==> flow/design.v <==
module rle_enc (clk, rst, rd_req , recv_ready ,send_ready, in_data , out_data, end_of_stream ,wr_req);
input clk,rst; 				 
input recv_ready,send_ready;		 
input [7:0] in_data;			 
input end_of_stream ;			 
output [23:0] out_data;			 
output rd_req,wr_req;			 
reg rd_reg,wr_reg;			 
reg [22:0] bit_count;			 
reg [3:0] shift_count;			 
reg value_type;				 
reg [7:0] shift_buf;			 
reg [3:0] state;
reg [3:0] next_state;
reg new_bitstream; 			 
parameter INIT  = 4'b0000,REQUEST_INPUT = 4'b0001,WAIT_INPUT = 4'b0010,COUNT_BITS = 4'b0011,
SHIFT_BITS = 4'b0100,COUNT_DONE = 4'b0101,WAIT_OUTPUT = 4'b0110, RESET_COUNT = 4'b0111, READ_INPUT  = 4'b1000;
always @(state or recv_ready or send_ready or end_of_stream or bit_count or new_bitstream or shift_count) begin
	case(state)
		INIT: begin
			next_state = REQUEST_INPUT;
		end
		REQUEST_INPUT: begin
			if(recv_ready) next_state = WAIT_INPUT;
			else if(end_of_stream  && bit_count) next_state = COUNT_DONE;
			else next_state = REQUEST_INPUT;
		end
		WAIT_INPUT: next_state = READ_INPUT ;
		READ_INPUT : next_state = COUNT_BITS;
		COUNT_BITS: next_state = SHIFT_BITS;
		SHIFT_BITS:
		begin
			if(new_bitstream) next_state = COUNT_DONE;
			else begin
				if(shift_count == 7) next_state = REQUEST_INPUT;
				else next_state = COUNT_BITS;
			end
		end
		COUNT_DONE:
		begin
			if(send_ready) next_state = WAIT_OUTPUT ;
			else next_state = COUNT_DONE;
		end
		WAIT_OUTPUT : next_state = RESET_COUNT ;
		RESET_COUNT : begin
			if(end_of_stream ) next_state = INIT;
			else next_state = COUNT_BITS;
		end
		default: next_state = INIT;
	endcase
end
always @(posedge clk) begin
	if(rst) state <= INIT;
	else state <= next_state;
	case(state)
	INIT: begin			
		bit_count <= 0;
		shift_buf <= 0;
		rd_reg <= 0;
		wr_reg <= 0;
		new_bitstream <= 1;
		value_type <=0;
	end
	REQUEST_INPUT: begin
		rd_reg <= 1;
		shift_count <= 0;
	end
	WAIT_INPUT: begin
		rd_reg <=0;
	end
	READ_INPUT : begin
		shift_buf <= in_data;
	end
	COUNT_BITS: begin
		if(new_bitstream) begin
		new_bitstream <= 0;
		value_type = shift_buf[0];
		bit_count <=1;
		end
		else begin
			if(shift_buf[0] == value_type) begin
		bit_count = bit_count+1;
			end
			else begin
		new_bitstream<=1;
			end
		end
	end
	SHIFT_BITS: begin
		if(!new_bitstream) begin
		shift_buf=shift_buf>>1;
		shift_count=shift_count+1;
		end
	end
	COUNT_DONE: begin
		wr_reg <= 1;
	end
	WAIT_OUTPUT : begin
		wr_reg <= 0;
	end
	RESET_COUNT : begin
		bit_count <=0;
	end
	endcase
end
assign rd_req = rd_reg;
assign wr_req = wr_reg;
assign out_data[23] = value_type;
assign out_data[22:0] = bit_count[22:0];
endmodule
Reports on rle_enc
What the tools print for rle_enc, step after step. Line numbers count from 1 in the design file above. Not given: n/a

Design top: rle_enc. Clock port: clk. Cell library: sky130hd. Corner: tt_025C_1v80.

After elaboration
Source: Yosys, flattened and elaborated, memories not mapped. Widths are those after wreduce. Registers that Yosys merges into a memory's read port (data or address) are not register bits. Print and check cells do not count. Equal cells are merged and count once.

For add/sub/neg operators the number is 2. Eq/ne operators: 13. For muxes and demuxes the number is 21. Under reduce/logical cells stands 15.

Operators by type and width (number): 23-bit parallel mux with 2-bit select (1); 23-bit 2-to-1 mux (2); 4-bit parallel mux with 9-bit select (1); 8-bit parallel mux with 3-bit select (1); 1-bit by 23-bit logical AND with 1-bit output (1); 23-bit by 1-bit adder with 23-bit output with constant B (1); 4-bit by 3-bit == test with 1-bit output with constant B (5); 2-bit nonzero test (5); 3-bit 2-to-1 mux (3); 2-bit AND reduction (4); 4-bit by 2-bit == test with 1-bit output with constant B (2); 4-bit parallel mux with 2-bit select (1); 8-bit 2-to-1 mux (1); 1-bit parallel mux with 2-bit select (4); 2-bit OR reduction (3); 2-bit 2-to-1 mux (3); 2-bit inequality test with constant B (2); 4-bit by 1-bit adder with 4-bit output with constant B (1); 4-bit by 1-bit == test with 1-bit output with constant B (1); 4-bit == test with constant B (1); 4-bit zero test (1); 4-bit 2-to-1 mux (1); 3-bit inequality test with constant B (1); 3-bit nonzero test (1); 1-bit 2-to-1 mux (3); 1-bit == test (1).

For flip-flop bits (word level) the number is 43. The figure for input port bits is 13. Under output and inout bits stands 26. Under elaborated cells stands 59.

Depth
Longest topological path by Yosys (ltp), each cell counted once; first at word level (registers and memories cut), then after technology mapping (sequential cells cut; the memories' decode and read muxes count).

Depth in word-level cells: 4. The entry for ABC_AREA reads 0. Under mapped depth stands 6. The entry for gate-level depth less buffers reads 6.

Synthesis result
Yosys stat after the flow's synthesis: flattened, memories mapped to cells. It holds for the ABC_AREA given above (unset counts as 0); a run with the other value may have another netlist.

Cell types: sky130_fd_sc_hd__edfxtp_1 (number 39, area in all 1.17E+03 µm²); sky130_fd_sc_hd__dfxtp_1 (number 9, area in all 180.173 µm²); sky130_fd_sc_hd__xor2_1 (number 9, area in all 78.826 µm²); sky130_fd_sc_hd__a21oi_1 (number 15, area in all 75.072 µm²); sky130_fd_sc_hd__nor2_1 (number 20, area in all 75.072 µm²); sky130_fd_sc_hd__a22o_1 (number 7, area in all 61.309 µm²); sky130_fd_sc_hd__xnor2_1 (number 6, area in all 52.55 µm²); sky130_fd_sc_hd__nand3_1 (number 9, area in all 45.043 µm²); sky130_fd_sc_hd__o31ai_1 (number 6, area in all 45.043 µm²); sky130_fd_sc_hd__or4_1 (number 6, area in all 45.043 µm²); sky130_fd_sc_hd__nand4_1 (number 7, area in all 43.792 µm²); sky130_fd_sc_hd__and2_1 (number 6, area in all 37.536 µm²); sky130_fd_sc_hd__ha_1 (number 3, area in all 37.536 µm²); sky130_fd_sc_hd__nand2_1 (number 10, area in all 37.536 µm²); sky130_fd_sc_hd__nor4_1 (number 6, area in all 37.536 µm²); sky130_fd_sc_hd__clkbuf_1 (number 9, area in all 33.782 µm²); sky130_fd_sc_hd__or3_1 (number 5, area in all 31.28 µm²); sky130_fd_sc_hd__inv_1 (number 8, area in all 30.029 µm²).

Other cell types: 18; their cells: 34.

The entry for mapped cells reads 214. For mapped area the number is 2346.0 µm². The figure for area of sequential cells is 1351.3 µm². Under mapped flip-flops stands 48. The entry for buffers reads 11.

Timing after synthesis
Source: OpenSTA report_checks on the synthesized netlist (no wires, ideal clock, input and output delay 20% of the period each), path of least setup slack; recovery checks are left aside. Register names are those of the netlist, which keeps one name where synthesis merged equal registers.

Kind: reg-to-reg. Start: register state. End: register bit_count[0]. The entry for period reads 2.58 ns. Under setup time stands 0.411 ns. The entry for launch time at the first pin reads 0.000 ns. Under data arrival time stands 1.795 ns. The entry for required time reads 2.169 ns. Under setup slack stands 0.374 ns. For delay of the path the number is 2.206 ns. Driving pins on the path: 4. The entry for buffers on the path reads 1. The entry for period reached after synthesis reads 2.206 ns.

"delay of the path" = arrival - input delay + setup time. "driving pins on the path": output pins that drive a net of the path, with the launching flip-flop's if there is one; two outputs of one cell count as two. "period reached after synthesis" is the clock period less the worst setup slack; recovery checks do not enter. This is arithmetic on one report: input and output delays are still those of the set period (20% each). Where an end lacks its bit number, it is one bit of the signal, or one of the new flip-flops if synthesis recoded a state register. At most two assigning lines are given for a register; there are more.

Cell sequence: sky130_fd_sc_hd__dfxtp_1 -> sky130_fd_sc_hd__clkbuf_1 -> sky130_fd_sc_hd__nor2_1 -> sky130_fd_sc_hd__a21oi_1.

Ends and longest elaborated chain, post-synthesis: start: declaration (RTL line 13) `reg [3:0] state;`; start: assignment (RTL line 53) `if(rst) state <= INIT;`; start: assignment (RTL line 54) `else state <= next_state;`; end: assignment (RTL line 57) `bit_count <= 0;`; end: assignment (RTL line 82) `bit_count = bit_count+1;`; end: declaration (RTL line 9) `reg [22:0] bit_count;`.

Chain of elaborated cells between the ends: none given.

Worst path after layout
Path of least setup slack in the final report of entry B (OpenROAD, finished layout, wires in). Where an end is a register, its clock arrival counts in the times.

Kind: reg-to-output. Start: register bit_count[1]. End: output out_data[1]. The entry for period reads 1.68 ns. Under output delay stands 0.34 ns. The entry for launch time at the first pin reads 0.30 ns. Under data arrival time stands 1.34 ns. The entry for required time reads 1.34 ns. Under setup slack stands 0.00 ns. Driving pins on the path: 4. The entry for buffers on the path reads 3.

At most two assigning lines are given for a register; there are more.

Cell sequence: sky130_fd_sc_hd__edfxtp_1 -> sky130_fd_sc_hd__buf_4 -> sky130_fd_sc_hd__buf_4 -> sky130_fd_sc_hd__dlygate4sd2_1. Under length of the longest elaborated chain stands 0. The entry for elaborated cells on any way between the ends reads 0. Source lines of those cells: 0.

Ends and longest elaborated chain, post-layout: start: declaration (RTL line 9) `reg [22:0] bit_count;`; start: assignment (RTL line 57) `bit_count <= 0;`; start: assignment (RTL line 82) `bit_count = bit_count+1;`; end: declaration (RTL line 6) `output [23:0] out_data;`.

## Implementation results

Settings and measured results of 2 stored flow runs for module rle_enc (sky130hd), not sorted in any way. The constraints put input and output delay at 20% of the set period each and load the outputs with 0.01 pF. "achieved period" is the run's clock period less its worst setup slack. It is reckoned from that one timing run; input and output delays stay at 20% of the period that was set. "allowed time less slack (worst setup path)" is the time allowed to the run's worst setup path (the clock period less input and output delay, where it has them) less its slack. Clock arrival times count: a late capture clock shortens it, a late launch clock lengthens it. "power consumption" is the tool's figure for a default switching activity; nothing was simulated.

Files of entry A:
==> flow/run.sh <==
#!/bin/bash
# the make line also repeats the synthesis and layout settings of config.mk as NAME=value (left out here)
make -C /OpenROAD-flow-scripts/flow DESIGN_CONFIG=/design/flow/config.mk WORK_HOME=/design/flow/orfs CLKGATE_MAP_FILE= finish
==> flow/config.mk <==
export PLATFORM = sky130hd
export DESIGN_NAME = rle_enc
export DESIGN_NICKNAME = rle_enc
export VERILOG_FILES = /design/flow/design.v
export SDC_FILE = /design/flow/constraint.sdc
export NUM_CORES = 4
export LEC_CHECK = 0
export CAP_MARGIN = 20
export CELL_PAD_IN_SITES_DETAIL_PLACEMENT = 1
export CELL_PAD_IN_SITES_GLOBAL_PLACEMENT = 3
export CORE_MARGIN = 2
export CORE_UTILIZATION = 70
export GPL_ROUTABILITY_DRIVEN = 1
export MIN_ROUTING_LAYER = met2
export PLACE_DENSITY = 0.52
export SETUP_SLACK_MARGIN = 0.17
export SLEW_MARGIN = 20
export TNS_END_PERCENT = 25
==> flow/constraint.sdc <==
create_clock -name core_clock -period 1.72 [get_ports {clk}]
set_input_delay 0.3440 -clock core_clock [delete_from_list [all_inputs] [get_ports {clk}]]
set_output_delay 0.3440 -clock core_clock [all_outputs]
set_load 0.01 [all_outputs]

Outcome of entry A: not finished: placement ended with error GPL-0301.

Files of entry B:
==> flow/run.sh <==
#!/bin/bash
# the make line also repeats the synthesis and layout settings of config.mk as NAME=value (left out here)
make -C /OpenROAD-flow-scripts/flow DESIGN_CONFIG=/design/flow/config.mk WORK_HOME=/design/flow/orfs CLKGATE_MAP_FILE= finish
==> flow/config.mk <==
export PLATFORM = sky130hd
export DESIGN_NAME = rle_enc
export DESIGN_NICKNAME = rle_enc
export VERILOG_FILES = /design/flow/design.v
export SDC_FILE = /design/flow/constraint.sdc
export NUM_CORES = 4
export LEC_CHECK = 0
export CAP_MARGIN = 20
export CORE_MARGIN = 2
export CORE_UTILIZATION = 40
export SLEW_MARGIN = 20
==> flow/constraint.sdc <==
create_clock -name core_clock -period 1.68 [get_ports {clk}]
set_input_delay 0.3360 -clock core_clock [delete_from_list [all_inputs] [get_ports {clk}]]
set_output_delay 0.3360 -clock core_clock [all_outputs]
set_load 0.01 [all_outputs]

Results of entry B. The achieved period comes to 1.677 ns. For the die footprint the run shows 6493.9 µm². For the allowed time less slack (worst setup path) the run shows 1.34 ns. Class of the worst setup path: reg-to-output. The total negative slack on setup checks comes to 0.000 ns. The lowest setup slack is 0.003 ns. For the power consumption the run shows 2427 µW. The measured chip area in the Yosys report is 2346.0 µm². The standard-cell area after routing stands at 3329.4 µm². The final worst hold slack is 0.469 ns. The final utilization reads 59.7 %.
